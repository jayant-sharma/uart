==> flow/design.v <==
`timescale 1ns / 1ps
module fsm_ADC
(
	input 			       clk,
	input 			       rst,
	input 			       rd,
	input 			       wr,
	input	       [6:0]   addr,
	input          [15:0]  data_in,
	output	reg    [15:0]  data_out,
	output	reg		       valid,
    input                  jtaglocked,
	input 			       busy,
	input 			       drdy,
	input 			       eoc,
	input                  eos,
	input          [4:0]   channel,
	input          [15:0]  dout,
	output 	reg            dwe,
	output 	reg            den,
	output 	reg    [6:0]   daddr,
	output 	reg    [15:0]  din
);
parameter [1:0]
	IDLE 	= 2'b00,
	WRITE 	= 2'b01,
	READ 	= 2'b10;
reg [1:0] state;
initial begin
	state <= IDLE;
	din <= 16'h0000;
	daddr <= 7'h00;
	den <= 1'b0;
	dwe <= 1'b0;
	valid <= 1'b0;
	data_out <= 16'h0000;
end
always@(posedge clk or posedge rst) begin
	if(rst)
		state <= IDLE;
	else begin
		case(state)
			IDLE: begin
				din <= 16'h0000;
				daddr <= 7'h00;
				den <= 1'b0;
				dwe <= 1'b0;
				valid <= 1'b0;
				data_out <= 16'h0000;
				if(!busy) begin
					if(eoc || eos) begin
						if(rd && !wr) begin
							den <= 1'b1;
							dwe <= 1'b0;
							daddr <= 7'h03;
							state <= READ;
						end
						else if(wr && !rd) begin
							den <= 1'b1;
							dwe <= 1'b1;
							din <= data_in;
							daddr <= addr;
							state <= WRITE;
						end
					end
				end
			end
			WRITE: begin
				den <= 1'b0;
				dwe <= 1'b0;
				if(drdy) begin
					valid <= 1'b1;
					state <= IDLE;
				end
			end
			READ: begin
				den <= 1'b0;
				dwe <= 1'b0;
				if(drdy) begin
					data_out <= dout;
					valid <= 1'b1;
					state <= IDLE;
				end
			end
		endcase
	end
end
endmodule
### Reports on fsm_ADC

Tool output for the design above, in the order of the flow.
Lines are those of the file above, counted from 1.
Cell names lack the library's common part.
The mark -- stands for no value.

* top module: fsm_ADC
* clock input: clk
* cell library: sky130hd
* library corner: tt_025C_1v80

### Elaborated design

Source: Yosys, flattened and elaborated, memories not mapped. Widths are those after wreduce. Registers that Yosys merges into a memory's read port (data or address) are not register bits. Print and check cells do not count. Equal cells are merged and count once.

* register bits: 44
* elaborated cells: 56

* multiplexer cells: 21
* reductions and logical operators: 17
* equal/unequal tests: 7
* bitwise logic cells: 3

Operators with widths (count)
* case mux 16 bit (select 2 bit): 1
* 2-to-1 mux 16 bit: 1
* 2-to-1 mux 2 bit: 7
* 2-to-1 mux 1 bit: 8
* inequality test 2 bit (second input constant): 3
* AND reduction 3 bit: 2
* case mux 1 bit (select 2 bit): 3
* AND reduction 5 bit: 1
* AND reduction 2 bit: 2
* nonzero test 2 bit: 2
* OR reduction 2 bit: 2
* OR reduction 4 bit: 1
* case mux 2 bit (select 2 bit): 1
* inverter 1 bit: 3
* inequality test 3 bit (second input constant): 1
* nonzero test 3 bit: 1
* logical AND 1 bit: 2
* logical NOT 1 bit: 2
* equality test 2 x 1 -> 1 bit (second input constant): 1
* inequality test 2 x 1 -> 1 bit (second input constant): 1
* equality test 2 bit (second input constant): 1
* logical NOT 2 bit: 1
* logical OR 1 bit: 1

### Depth

Yosys ltp: most cells in a row. Word level: on the elaborated netlist, between registers, memories and ports. Mapped: between sequential cells and ports; inverters and the memories' decode and read muxes count.

* depth after elaboration: 7
* ABC_AREA: 0
* mapped depth: 5

### Synthesis result

Source: synth_stat.txt of the flow (Yosys; design flattened, memories mapped). It holds for the ABC_AREA given above (unset counts as 0); a run with the other value may have another netlist.

* buffer cells: 4
* area of sequential cells: 0.0013113 mm²
* flip-flops: 44
* cell area after synthesis: 0.001823 mm²
* cells in the netlist: 118

Cells by type
* edfxtp_1: count 42, area in all 1261.21 µm²
* and2_1: count 37, area in all 231.472 µm²
* ha_1: count 6, area in all 75.072 µm²
* dfrtp_1: count 2, area in all 50.048 µm²
* buf_6: count 2, area in all 22.522 µm²
* inv_1: count 6, area in all 22.522 µm²
* nor2_1: count 6, area in all 22.522 µm²
* mux2i_1: count 2, area in all 20.019 µm²
* nor3b_4: count 1, area in all 18.768 µm²
* o21bai_4: count 1, area in all 18.768 µm²
* a21oi_1: count 3, area in all 15.014 µm²
* a32o_1: count 1, area in all 10.01 µm²
* nor4b_1: count 1, area in all 8.758 µm²
* o21ai_2: count 1, area in all 8.758 µm²
* o2bb2ai_1: count 1, area in all 8.758 µm²
* nand2_1: count 2, area in all 7.507 µm²
* nor2b_1: count 1, area in all 6.256 µm²
* nor4_1: count 1, area in all 6.256 µm²

Not listed: further types 2, cells in them 2.

### Path before layout

Source: OpenSTA report_checks on the synthesized netlist (no wires, ideal clock, input and output delay 20% of the period each), path of least setup slack; recovery checks are left aside. Register names are those of the netlist, which keeps one name where synthesis merged equal registers.

* path type: register -> register
* from: reg state[0]
* to: reg daddr[0]
* clock period: 2.51 ns
* required time: 2.104 ns
* stages: 4
* path slack: 0.343 ns
* buffers on the path: 0
* setup time: 0.406 ns
* launch time at the first pin: 0.000 ns
* path delay: 2.167 ns
* data arrival time: 1.761 ns
* synthesis period reached: 2.167 ns

"path delay" = arrival - input delay + setup time.
"stages": output pins that drive a net of the path, with the launching flip-flop's if there is one; two outputs of one cell count as two.
"synthesis period reached" is the clock period less the worst setup slack; recovery checks do not enter. This is arithmetic on one report: input and output delays are still those of the set period (20% each).
Between the ends stands the longest chain of elaborated cells between them, by number of cells; it is not shown to be the way that was timed. Of several equally long chains one is given.
Each line given opens the expression or statement behind the cell; cells for indexed reads and writes are added by Yosys, which also makes memories of some case tables.
A register here has more assigning lines than the two given.

* cells stage by stage: dfrtp_1 > inv_1 > ha_1 > nor2b_1
* length of the longest elaborated chain: 2

Ends and longest elaborated chain, post-synthesis
* start, declared: line 28 `reg [1:0] state;`
* start, assigned: line 40 `state <= IDLE;`
* start, assigned: line 56 `state <= READ;`
* logical NOT 2 bit: line 42 `case(state)`
* AND reduction 2 bit
* end, assigned: line 45 `daddr <= 7'h00;`
* end, assigned: line 62 `daddr <= addr;`
* end, declared: line 21 `output reg [6:0] daddr,`

### Worst path after layout

From the final timing report of flow run 1: the path of least setup slack in the routed layout; clock arrival at registers is part of the times.

* path type: input -> register
* from: in wr
* to: reg din[3]
* data arrival time: 2.00 ns
* external input delay: 0.50 ns
* stages: 5
* setup time: 0.12 ns
* launch time at the first pin: 0.50 ns
* buffers on the path: 1
* required time: 2.64 ns
* path slack: 0.65 ns
* clock period: 2.48 ns

Between the ends stands the longest chain of elaborated cells between them, by number of cells; it is not shown to be the way that was timed. Of several equally long chains one is given.

* cells stage by stage: clkdlybuf4s50_1 > inv_1 > ha_1 > nor3b_2 > and2_1
* length of the longest elaborated chain: 3

Ends and longest elaborated chain, after layout
* start, declared: line 7 `input wr,`
* logical AND 1 bit: line 58 `else if(wr && !rd) begin`
* inverter 1 bit
* OR reduction 4 bit
* end, assigned: line 44 `din <= 16'h0000;`
* end, assigned: line 61 `din <= data_in;`
* end, declared: line 22 `output reg [15:0] din`

Subject: fsm_ADC on sky130hd, stored results

Hello all,

Design fsm_ADC on sky130hd. What follows are 2 stored runs of the flow, each under its own settings; their order means nothing. The constraints put input and output delay at 20% of the set period each and load the outputs with 0.01 pF.
"achieved clock period" means the clock period less the worst setup slack. The figure is calculated, with input and output delays left at 20% of the set period.
"time on the worst setup path" means the part of the period allowed to the worst setup path (the constraints hold back 20% at inputs and 20% at outputs) less its slack; where the path has registers, the arrival times of their clocks count too.
"power consumption" rests on the timing tool's default activity at the inputs, not on a simulated workload.

### Flow run 1

==> flow/run.sh <==
#!/bin/bash
# the make line also repeats the synthesis and layout settings of config.mk as NAME=value (left out here)
make -C /OpenROAD-flow-scripts/flow DESIGN_CONFIG=/design/flow/config.mk WORK_HOME=/design/flow/orfs CLKGATE_MAP_FILE= finish
==> flow/config.mk <==
export PLATFORM = sky130hd
export DESIGN_NAME = fsm_ADC
export DESIGN_NICKNAME = fsm_ADC
export VERILOG_FILES = /design/flow/design.v
export SDC_FILE = /design/flow/constraint.sdc
export NUM_CORES = 4
export LEC_CHECK = 0
export CAP_MARGIN = 20
export CORE_MARGIN = 2
export CORE_UTILIZATION = 40
export SETUP_SLACK_MARGIN = 0.55
export SLEW_MARGIN = 20
==> flow/constraint.sdc <==
create_clock -name core_clock -period 2.48 [get_ports {clk}]
set_input_delay 0.4960 -clock core_clock [delete_from_list [all_inputs] [get_ports {clk}]]
set_output_delay 0.4960 -clock core_clock [all_outputs]
set_load 0.01 [all_outputs]

Results of flow run 1:
- Power consumption: 2466 µW
- Standard-cell area after routing: 0.0028803 mm²
- Overall die area: 0.0051137 mm²
- Time on the worst setup path: 1.34 ns
- Critical path type: input -> register
- Chip area in the Yosys report: 0.001823 mm²
- Post-route utilization: 65.7%
- Total negative setup slack: 0.000 ns
- Worst setup slack after layout: 0.646 ns
- Achieved clock period: 1.834 ns

### Flow run 2

==> flow/run.sh <==
#!/bin/bash
# the make line also repeats the synthesis and layout settings of config.mk as NAME=value (left out here)
make -C /OpenROAD-flow-scripts/flow DESIGN_CONFIG=/design/flow/config.mk WORK_HOME=/design/flow/orfs CLKGATE_MAP_FILE= finish
==> flow/config.mk <==
export PLATFORM = sky130hd
export DESIGN_NAME = fsm_ADC
export DESIGN_NICKNAME = fsm_ADC
export VERILOG_FILES = /design/flow/design.v
export SDC_FILE = /design/flow/constraint.sdc
export NUM_CORES = 4
export LEC_CHECK = 0
export CAP_MARGIN = 20
export CELL_PAD_IN_SITES_GLOBAL_PLACEMENT = 0
export CORE_ASPECT_RATIO = 0.76
export CORE_MARGIN = 2
export CORE_UTILIZATION = 52
export CTS_CLUSTER_DIAMETER = 49
export MAX_ROUTING_LAYER = met4
export PLACE_DENSITY_LB_ADDON = 0.12
export SETUP_SLACK_MARGIN = 0.43
export SLEW_MARGIN = 20
==> flow/constraint.sdc <==
create_clock -name core_clock -period 2.19 [get_ports {clk}]
set_input_delay 0.4380 -clock core_clock [delete_from_list [all_inputs] [get_ports {clk}]]
set_output_delay 0.4380 -clock core_clock [all_outputs]
set_load 0.01 [all_outputs]

Results of flow run 2:
- Power consumption: 2953 µW
- Standard-cell area after routing: 0.0029303 mm²
- Overall die area: 0.0039996 mm²
- Time on the worst setup path: 1.32 ns
- Critical path type: input -> register
- Chip area in the Yosys report: 0.001823 mm²
- Post-route utilization: 89.1%
- Total negative setup slack: 0.000 ns
- Worst setup slack after layout: 0.436 ns
- Achieved clock period: 1.754 ns

Thanks
